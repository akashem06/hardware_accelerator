==> flow/design.v <==
package instruction_pkg;
    typedef enum logic[3:0] {
        MLOAD   = 4'b0000,
        MSTORE  = 4'b0001,
        MMULT   = 4'b0010,
        MADD    = 4'b0011,
        DMA_ST  = 4'b0100,
        DMA_CHK = 4'b0101,
        CONF    = 4'b0110,
        SYNC    = 4'b0111,
        LD      = 4'b1000,
        ST      = 4'b1001
    } opcode_t;
    typedef struct packed {
        opcode_t     opcode;
        logic [3:0]  rd;
        logic [3:0]  rs1;
        logic [3:0]  rs2;
        logic [15:0] imm;
        logic        is_matrix_op;
        logic        uses_dma;
        logic        needs_sync;
    } decoded_instr_t;
endpackage
package matrix_ops_pkg;
typedef enum logic [2:0] {
    MATRIX_NONE         = 3'd0,
    MATRIX_LOAD         = 3'd1,      
    MATRIX_STORE        = 3'd2,      
    MATRIX_MULTIPLY     = 3'd3,      
    MATRIX_ADD          = 3'd4,      
    MATRIX_SUBTRACT     = 3'd5,      
    MATRIX_TRANSPOSE    = 3'd6       
} matrix_op_t;
endpackage
module instruction_fetch #(
    parameter PREFETCH_DEPTH = 4     
)(
    input  logic        clk,         
    input  logic        rst_n,       
    input  logic branch_taken,                             
    input  logic [32-1:0] branch_target,   
    output logic [32-1:0] pc,            
    output logic fetch_req,                              
    input  logic [32-1:0] instruction,   
    input  logic cache_hit,                              
    input  logic pipeline_stall,                               
    output logic [32-1:0] fetch_instruction,   
    output logic fetch_valid                                   
);
logic [32-1:0] next_pc;
assign next_pc = pc + 4;
always_ff @(posedge clk or negedge rst_n) begin
    if(!rst_n) begin
        pc <= 32'b0;
    end else if(!pipeline_stall) begin
        if(branch_taken) begin
            pc <= branch_target;
        end else begin
            pc <= next_pc;
        end
    end
end
logic [32-1:0] prefetch_buffer [PREFETCH_DEPTH-1:0];     
logic [PREFETCH_DEPTH-1:0] buffer_valid;                                 
logic [$clog2(PREFETCH_DEPTH)-1:0] write_ptr, read_ptr;                  
always_ff @(posedge clk or negedge rst_n) begin
    if(!rst_n) begin
        buffer_valid <= '0;
        write_ptr <= '0;
        read_ptr <= '0;
    end else begin
        if(branch_taken) begin
            buffer_valid <= '0;
            write_ptr <= '0;
            read_ptr <= '0;
        end else begin
            if(cache_hit && !pipeline_stall && !buffer_valid[write_ptr]) begin
                prefetch_buffer[write_ptr] <= instruction;  
                buffer_valid[write_ptr] <= 1'b1;            
                write_ptr <= write_ptr + 1;                 
            end
            if(!pipeline_stall && buffer_valid[read_ptr]) begin
                buffer_valid[read_ptr] <= 1'b0;  
                read_ptr <= read_ptr + 1;        
            end
        end
    end
end
assign fetch_instruction = prefetch_buffer[read_ptr];            
assign fetch_valid = buffer_valid[read_ptr] && !branch_taken;    
assign fetch_req = !pipeline_stall && !buffer_valid[write_ptr];  
endmodule
Reports on instruction_fetch
What the tools print for instruction_fetch, step after step. Line numbers count from 1 in the design file above. Operators carry their Yosys type and port widths (W data, S select, Z words). Cell names lack the library's common part. A cell with - has no value.

Design top: instruction_fetch. Clock input: clk. Library: sky130hd. Timing corner: tt_025C_1v80.

After elaboration
Source: Yosys, flattened and elaborated. Widths are those after wreduce. Registers that Yosys merges into a memory's read port (data or address) are not register bits. Print and check cells do not count. Equal cells are merged and count once.

The figure for $add $sub $neg is 5. The entry for eq/ne operators reads 6. Under shift operators stands 5. Under mux-type cells stands 10. Bitwise logic cells: 7. Reductions and logical operators: 16.

Operator list (count): $pmux W32 S4 (1); $add A32 B3 Y32 const B (1); $mux W32 (1); $reduce_and A4 Y1 (4); $mux W4 (4); $shift A1 B3 Y4 const A (3); $eq A2 B2 Y1 const B (4); $shiftx A4 B2 Y1 (2); $and A4 B4 Y4 (2); $or A4 B4 Y4 (2); $not A4 Y4 (2); $mux W2 (4); $neg A2 Y3 (2); $logic_and A1 B1 Y1 (5); $add A2 B1 Y2 const B (2); $eq A2 B1 Y1 const B (2); $logic_not A2 Y1 (2); $reduce_bool A2 Y1 (2); $logic_not A1 Y1 (3); $not A1 Y1 (1).

The figure for bits in registers is 168. The entry for input port bits reads 69. Under output and inout bits stands 66. The figure for word-level cells is 57.

Longest topological paths
Longest topological path by Yosys (ltp), each cell counted once; first at word level (registers and memories cut), then after technology mapping (sequential cells cut; the memories' decode and read muxes count).

Depth in word-level cells: 11. For ABC_AREA the number is 0. Mapped depth: 6. Mapped depth without buffers: 5.

Synthesis result
Source: synth_stat.txt of the flow (Yosys; design flattened, memories mapped). It holds for the ABC_AREA given above (unset counts as 0); a run with the other value may have another netlist.

For standard cells after synthesis the number is 553. Under cell area after synthesis stands 7400.8 um2. The figure for sequential part of the area is 4844.6 um2. The figure for flip-flops is 168.

Cells by type: edfxtp_1 (count 128, total area 3.84E+03 um2); dfrtp_1 (count 40, total area 1000.96 um2); mux2i_1 (count 36, total area 360.346 um2); a222oi_1 (count 32, total area 320.307 um2); ha_1 (count 16, total area 200.192 um2); inv_1 (count 43, total area 161.405 um2); a21oi_1 (count 24, total area 120.115 um2); nand3_1 (count 20, total area 100.096 um2); clkbuf_1 (count 26, total area 97.594 um2); nor2_1 (count 24, total area 90.086 um2); o21ai_0 (count 17, total area 85.082 um2); a22oi_1 (count 10, total area 75.072 um2); nand2_1 (count 20, total area 75.072 um2); nand4_1 (count 10, total area 62.56 um2); nor3_1 (count 11, total area 55.053 um2); and4_1 (count 6, total area 52.55 um2); nor4_1 (count 8, total area 50.048 um2); a211oi_1 (count 6, total area 45.043 um2).

Not listed: further types 31, cells in them 76.

Worst setup path after synthesis
Source: OpenSTA report_checks on the synthesized netlist (no wires, ideal clock, input and output delay 20% of the period each), path of least setup slack; recovery checks are left aside. Register names are those of the netlist, which keeps one name where synthesis merged equal registers.

Kind: input-to-reg. From: input branch_taken. To: register prefetch_buffer[0][0]. Under period stands 4.83 ns. External input delay: 0.966 ns. Under library setup time stands 0.421 ns. The entry for data arrival time reads 3.176 ns. The figure for required time is 4.409 ns. For slack the number is 1.233 ns. For path delay the number is 2.631 ns. For stages the number is 6. The entry for buffers on the path reads 3. Under synthesis period reached stands 3.597 ns.

"path delay" is the arrival time less input delay plus setup time. "stages" counts driving pins, that of a launching flip-flop among them; a cell with two outputs on the path counts twice. "synthesis period reached" = period - worst setup slack (recovery checks aside). The figure is calculated, with input and output delays left at 20% of the set period. The rows between start and end are the longest chain of elaborated cells between them; the timing report does not say that the signal goes this way. Where chains are equally long, one stands for them. A line is the first line of the expression or statement that the cell stems from. Yosys adds cells for indexed reads and writes and turns some case tables into memories.

Cells stage by stage: clkbuf_1 inv_1 clkbuf_1 buf_2 nand3_1 nor2_1. Length of the longest elaborated chain: 2. The entry for elaborated cells between the ends (all ways) reads 2. The entry for RTL lines with such cells reads 0.

RTL lines, path after synthesis: from (decl) (RTL line 41) `input  logic branch_taken,`; $not A1 Y1; $reduce_and A4 Y1; to (assign) (RTL line 79) `prefetch_buffer[write_ptr] <= instruction;`; to (decl) (RTL line 64) `logic [32-1:0] prefetch_buffer [PREFETCH_DEPTH-1:0];`.

Path in the finished layout
Path of least setup slack in the final report of flow run 1 (OpenROAD, finished layout, wires in). Where an end is a register, its clock arrival counts in the times.

Kind: input-to-output. From: input branch_taken. To: output fetch_valid. Under period stands 6.21 ns. External input delay: 1.24 ns. The entry for output delay reads 1.24 ns. The entry for data arrival time reads 3.08 ns. The figure for required time is 4.97 ns. For slack the number is 1.89 ns. For stages the number is 6. The entry for buffers on the path reads 4.

The rows between start and end are the longest chain of elaborated cells between them; the timing report does not say that the signal goes this way. Where chains are equally long, one stands for them.

Cells stage by stage: clkdlybuf4s50_1 buf_4 inv_1 buf_4 and2_1 clkdlybuf4s50_1. Length of the longest elaborated chain: 2. The entry for elaborated cells between the ends (all ways) reads 2. The entry for RTL lines with such cells reads 1.

RTL lines, path after layout: from (decl) (RTL line 41) `input  logic branch_taken,`; $logic_not A1 Y1 (RTL line 91) `assign fetch_valid = buffer_valid[read_ptr] && !branch_taken;`; $logic_and A1 B1 Y1 (RTL line 91); to (decl) (RTL line 49) `output logic fetch_valid`.

2 stored runs of instruction_fetch in the flow (synthesis by Yosys, layout by OpenROAD, sky130hd cells), in arbitrary order. Constraints: input delay and output delay 20% of the set period each, output load 0.01 pF. By "time used up by the worst setup path" is meant the share of the clock period that the worst setup path is allowed (20% is reserved at inputs, 20% at outputs), minus its slack. Clock arrival times at its registers enter into it. By "total power after layout" is meant OpenSTA's value without simulated activity: inputs other than the clock are taken to toggle once in ten clock periods, and the tool carries that through the logic.

Files of flow run 1:
==> flow/run.sh <==
#!/bin/bash
# the make line also repeats the synthesis and layout settings of config.mk as NAME=value (left out here)
make -C /OpenROAD-flow-scripts/flow DESIGN_CONFIG=/design/flow/config.mk WORK_HOME=/design/flow/orfs CLKGATE_MAP_FILE= finish
==> flow/config.mk <==
export PLATFORM = sky130hd
export DESIGN_NAME = instruction_fetch
export DESIGN_NICKNAME = instruction_fetch
export VERILOG_FILES = /design/flow/design.v
export SDC_FILE = /design/flow/constraint.sdc
export NUM_CORES = 4
export LEC_CHECK = 0
export CAP_MARGIN = 20
export CORE_MARGIN = 2
export CORE_UTILIZATION = 40
export SLEW_MARGIN = 20
==> flow/constraint.sdc <==
create_clock -name core_clock -period 6.21 [get_ports {clk}]
set_input_delay 1.2420 -clock core_clock [delete_from_list [all_inputs] [get_ports {clk}]]
set_output_delay 1.2420 -clock core_clock [all_outputs]
set_load 0.01 [all_outputs]

Results of flow run 1. The standard-cell area after routing reads 9638.0 um2. The worst hold slack in the final report stands at 0.512 ns. The lowest setup slack reads 1.887 ns. The total negative slack on setup checks is 0.000 ns. The measured mapped cell area after synthesis is 7400.8 um2. The time used up by the worst setup path is 1.84 ns. Worst path kind: input-to-output. For the total power after layout the run shows 2.704 mW. For the area inside the die boundary the run shows 19605.6 um2.

Files of flow run 2:
==> flow/run.sh <==
#!/bin/bash
# the make line also repeats the synthesis and layout settings of config.mk as NAME=value (left out here)
make -C /OpenROAD-flow-scripts/flow DESIGN_CONFIG=/design/flow/config.mk WORK_HOME=/design/flow/orfs CLKGATE_MAP_FILE= finish
==> flow/config.mk <==
export PLATFORM = sky130hd
export DESIGN_NAME = instruction_fetch
export DESIGN_NICKNAME = instruction_fetch
export VERILOG_FILES = /design/flow/design.v
export SDC_FILE = /design/flow/constraint.sdc
export NUM_CORES = 4
export LEC_CHECK = 0
export CAP_MARGIN = 15
export CORE_MARGIN = 2
export CORE_UTILIZATION = 60
export HOLD_SLACK_MARGIN = 0.2
export PLACE_DENSITY = 0.38
export SETUP_SLACK_MARGIN = 0.83
export SLEW_MARGIN = 20
==> flow/constraint.sdc <==
create_clock -name core_clock -period 5.76 [get_ports {clk}]
set_input_delay 1.1520 -clock core_clock [delete_from_list [all_inputs] [get_ports {clk}]]
set_output_delay 1.1520 -clock core_clock [all_outputs]
set_load 0.01 [all_outputs]

Results of flow run 2. The standard-cell area after routing reads 9565.4 um2. The worst hold slack in the final report stands at 0.518 ns. The lowest setup slack reads 1.700 ns. The total negative slack on setup checks is 0.000 ns. The measured mapped cell area after synthesis is 7400.8 um2. The time used up by the worst setup path is 2.91 ns. Worst path kind: reg-to-output. For the total power after layout the run shows 3.077 mW. For the area inside the die boundary the run shows 13238.8 um2.
