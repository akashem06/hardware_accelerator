==> flow/design.v <==
package instruction_pkg;
    typedef enum logic[3:0] {
        MLOAD   = 4'b0000,
        MSTORE  = 4'b0001,
        MMULT   = 4'b0010,
        MADD    = 4'b0011,
        DMA_ST  = 4'b0100,
        DMA_CHK = 4'b0101,
        CONF    = 4'b0110,
        SYNC    = 4'b0111,
        LD      = 4'b1000,
        ST      = 4'b1001
    } opcode_t;
    typedef struct packed {
        opcode_t     opcode;
        logic [3:0]  rd;
        logic [3:0]  rs1;
        logic [3:0]  rs2;
        logic [15:0] imm;
        logic        is_matrix_op;
        logic        uses_dma;
        logic        needs_sync;
    } decoded_instr_t;
endpackage
package matrix_ops_pkg;
typedef enum logic [2:0] {
    MATRIX_NONE         = 3'd0,
    MATRIX_LOAD         = 3'd1,      
    MATRIX_STORE        = 3'd2,      
    MATRIX_MULTIPLY     = 3'd3,      
    MATRIX_ADD          = 3'd4,      
    MATRIX_SUBTRACT     = 3'd5,      
    MATRIX_TRANSPOSE    = 3'd6       
} matrix_op_t;
endpackage
module register_file (
    input  logic        clk,         
    input  logic        rst_n,       
    input logic [4-1:0]   rs1_addr,  
    input logic [4-1:0]   rs2_addr,  
    output logic[32-1:0]    rs1_data,  
    output logic[32-1:0]    rs2_data,  
    input logic                             rd_write_en,  
    input logic [4-1:0]   rd_addr,      
    input logic [32-1:0]    rd_data       
);
logic [32-1:0] registers [16-1:0];
assign rs1_data = registers[rs1_addr];
assign rs2_data = registers[rs2_addr];
always_ff @(posedge clk or negedge rst_n) begin
    if (!rst_n) begin
        for (int i = 0; i < 16; i++) begin
            registers[i] <= '0;
        end
    end else if (rd_write_en) begin
        registers[rd_addr] <= rd_data;
    end
end
endmodule
# Reports on register_file

The steps from the RTL of register_file to its reports follow in flow order.
Lines are those of the file above, counted from 1.
Cell names lack the library's common part.
The mark -- stands for no value.

Top module: register_file
Clock input: clk
Standard-cell library: sky130hd
Timing corner: tt_025C_1v80

# After elaboration

Counts by Yosys on the flattened word-level netlist (proc, flatten, opt, wreduce). Print and check cells are left out. Cells with the same type and inputs are merged into one.

Equal/unequal tests: 45
Multiplexer cells: 2
Reductions and logical operators: 19

Operators with widths:

| kind                                   | number |
| case mux 32 bit (select 16 bit)        | 2 |
| == test 4 bit with constant B          | 24 |
| == test 4 x 3 -> 1 bit with constant B | 12 |
| AND reduction 2 bit                    | 16 |
| == test 4 x 2 -> 1 bit with constant B | 6 |
| == test 4 x 1 -> 1 bit with constant B | 3 |
| zero test 4 bit                        | 3 |

Register bits: 512
Bits of input ports: 47
Output and inout bits: 64
Word-level cells: 82

# Depth

Longest topological path by Yosys (ltp), each cell counted once; first at word level (registers and memories cut), then after technology mapping (sequential cells cut; the memories' decode and read muxes count).

Depth after elaboration: 2
ABC_AREA: 0
Mapped depth: 8
Mapped depth without buffers: 5

# Netlist

The flow's flattened synthesis, as Yosys stat reports it; memories are mapped. The netlist is that of the ABC_AREA named above (0 if unset); the other value can give another one.

Cells in the netlist: 2370
Chip area (Yosys): 27292.4 sq um
Sequential part of the area: 12812.3 sq um
Mapped flip-flops: 512
Buffers: 238

Cell types:

| cell      | number | total area (sq um) |
| dfrtp_1   | 512    | 1.28E+04 |
| mux2_2    | 408    | 4.59E+03 |
| mux2_1    | 118    | 1.33E+03 |
| a22oi_1   | 154    | 1.16E+03 |
| mux2i_1   | 105    | 1.05E+03 |
| o22ai_1   | 144    | 900.864 |
| a21oi_1   | 121    | 605.581 |
| a22o_1    | 67     | 586.813 |
| buf_2     | 115    | 575.552 |
| a221oi_1  | 53     | 464.195 |
| nor2_1    | 114    | 427.91 |
| clkbuf_1  | 97     | 364.099 |
| nor2b_1   | 49     | 306.544 |
| o2bb2ai_1 | 26     | 227.718 |
| and3_1    | 30     | 187.68 |
| a211oi_1  | 24     | 180.173 |
| a32oi_1   | 18     | 157.651 |
| nand2_1   | 40     | 150.144 |

Not listed: further types 42, cells in them 175.

# Worst setup path after synthesis

Source: OpenSTA report_checks on the synthesized netlist (no wires, ideal clock, input and output delay 20% of the period each), path of least setup slack; recovery checks are left aside. Register names are those of the netlist, which keeps one name where synthesis merged equal registers.

Kind: in2out
Start point: input rs1_addr[1]
End point: output rs1_data[10]
Period: 2.01 ns
External input delay: 0.402 ns
Output delay: 0.402 ns
Launch time at the first pin: 0.402 ns
Data arrival time: 1.649 ns
Required time: 1.608 ns
Slack: -0.041 ns
Path delay: 1.247 ns
Stages on the path: 8
Buffers on the path: 4
Period reached after synthesis: 2.051 ns

"path delay" = arrival - input delay + setup time.
A path that ends at an output port has no setup time.
"stages on the path": output pins that drive a net of the path, with the launching flip-flop's if there is one; two outputs of one cell count as two.
"period reached after synthesis" is the clock period less the worst setup slack; recovery checks do not enter. This is arithmetic on one report: input and output delays are still those of the set period (20% each).
The rows between start and end are the longest chain of elaborated cells between them; the timing report does not say that the signal goes this way. Where chains are equally long, one stands for them.
Each line given opens the expression or statement behind the cell; cells for indexed reads and writes are added by Yosys, which also makes memories of some case tables.

Cells stage by stage: buf_2 buf_2 buf_2 buf_2 nand3_1 o221ai_1 nor2_1 a31oi_1
Cells in the longest elaborated chain: 2
Elaborated cells on any way between the ends: 17
Source lines of those cells: 1
Those cells by class: 15 x eq/ne; 1 x mux; 1 x reduce/logical

Ends and longest elaborated chain, after synthesis:

| item                            | RTL line | source |
| start, declared                 | 39       | `input logic [4-1:0]   rs1_addr,` |
| == test 4 bit                   | 48       | `assign rs1_data = registers[rs1_addr];` |
| case mux 32 bit (select 16 bit) | 48       |  |
| end, declared                   | 41       | `output logic[32-1:0]    rs1_data,` |

# Timing after layout

Path of least setup slack in the final report of entry A (OpenROAD, finished layout, wires in). Where an end is a register, its clock arrival counts in the times.

Kind: reg2out
Start point: register registers[1][29]
End point: output rs1_data[29]
Period: 2.11 ns
Output delay: 0.42 ns
Launch time at the first pin: 0.64 ns
Data arrival time: 2.24 ns
Required time: 1.69 ns
Slack: -0.55 ns
Stages on the path: 6
Buffers on the path: 1

The rows between start and end are the longest chain of elaborated cells between them; the timing report does not say that the signal goes this way. Where chains are equally long, one stands for them.

Cells stage by stage: dfrtp_1 mux2_4 a221oi_2 o22ai_1 o32a_1 buf_2
Cells in the longest elaborated chain: 1
Elaborated cells on any way between the ends: 1
Source lines of those cells: 1
Those cells by class: 1 x mux

Ends and longest elaborated chain, after layout:

| item                            | RTL line | source |
| start, declared                 | 47       | `logic [32-1:0] registers [16-1:0];` |
| start, assigned                 | 53       | `registers[i] <= '0;` |
| start, assigned                 | 56       | `registers[rd_addr] <= rd_data;` |
| case mux 32 bit (select 16 bit) | 48       | `assign rs1_data = registers[rs1_addr];` |
| end, declared                   | 41       | `output logic[32-1:0]    rs1_data,` |

Module register_file, platform sky130hd: 2 stored runs of the flow (Yosys, OpenROAD) with differing settings, in no particular order. Input and output delays are each 20% of the period that was set; the output load is 0.01 pF.
"reached clock period" means the clock period less the worst setup slack. The figure is calculated, with input and output delays left at 20% of the set period.
"allowed time less slack (worst setup path)": the worst setup path's part of the clock period (all of it between registers, 20% less for each end at a port) less its slack. A launch clock that arrives late makes it longer, a capture clock that arrives late makes it shorter.
Among the settings, -- means not set for that run.

| name                                            | entry A | entry B  |
| period_ns                                       | 2.11    | 2.47     |
| SETUP_SLACK_MARGIN                              | 0.58    | 0.6      |
| CAP_MARGIN                                      | 20      | 20       |
| CORE_MARGIN                                     | 2       | 2        |
| CORE_UTILIZATION                                | 40      | 16       |
| SLEW_MARGIN                                     | 20      | 20       |
| PLACE_DENSITY_LB_ADDON                          | --      | 0.09     |
| CORE_ASPECT_RATIO                               | --      | 0.61     |
| CELL_PAD_IN_SITES_GLOBAL_PLACEMENT              | --      | 0        |
| CTS_CLUSTER_SIZE                                | --      | 71       |
| MAX_ROUTING_LAYER                               | --      | met5     |
| sum of negative setup slack (ns)                | -20.125 | -11.541  |
| reached clock period (ns)                       | 2.660   | 2.986    |
| utilization in the final report                 | 0.581   | 0.253    |
| die size (sq um)                                | 70336.3 | 173998.0 |
| allowed time less slack (worst setup path) (ns) | 2.24    | 2.49     |
| critical path kind                              | reg2out | reg2out  |
| chip area after synthesis (Yosys) (sq um)       | 27292.4 | 27292.4  |
| worst setup slack after layout (ns)             | -0.550  | -0.516   |
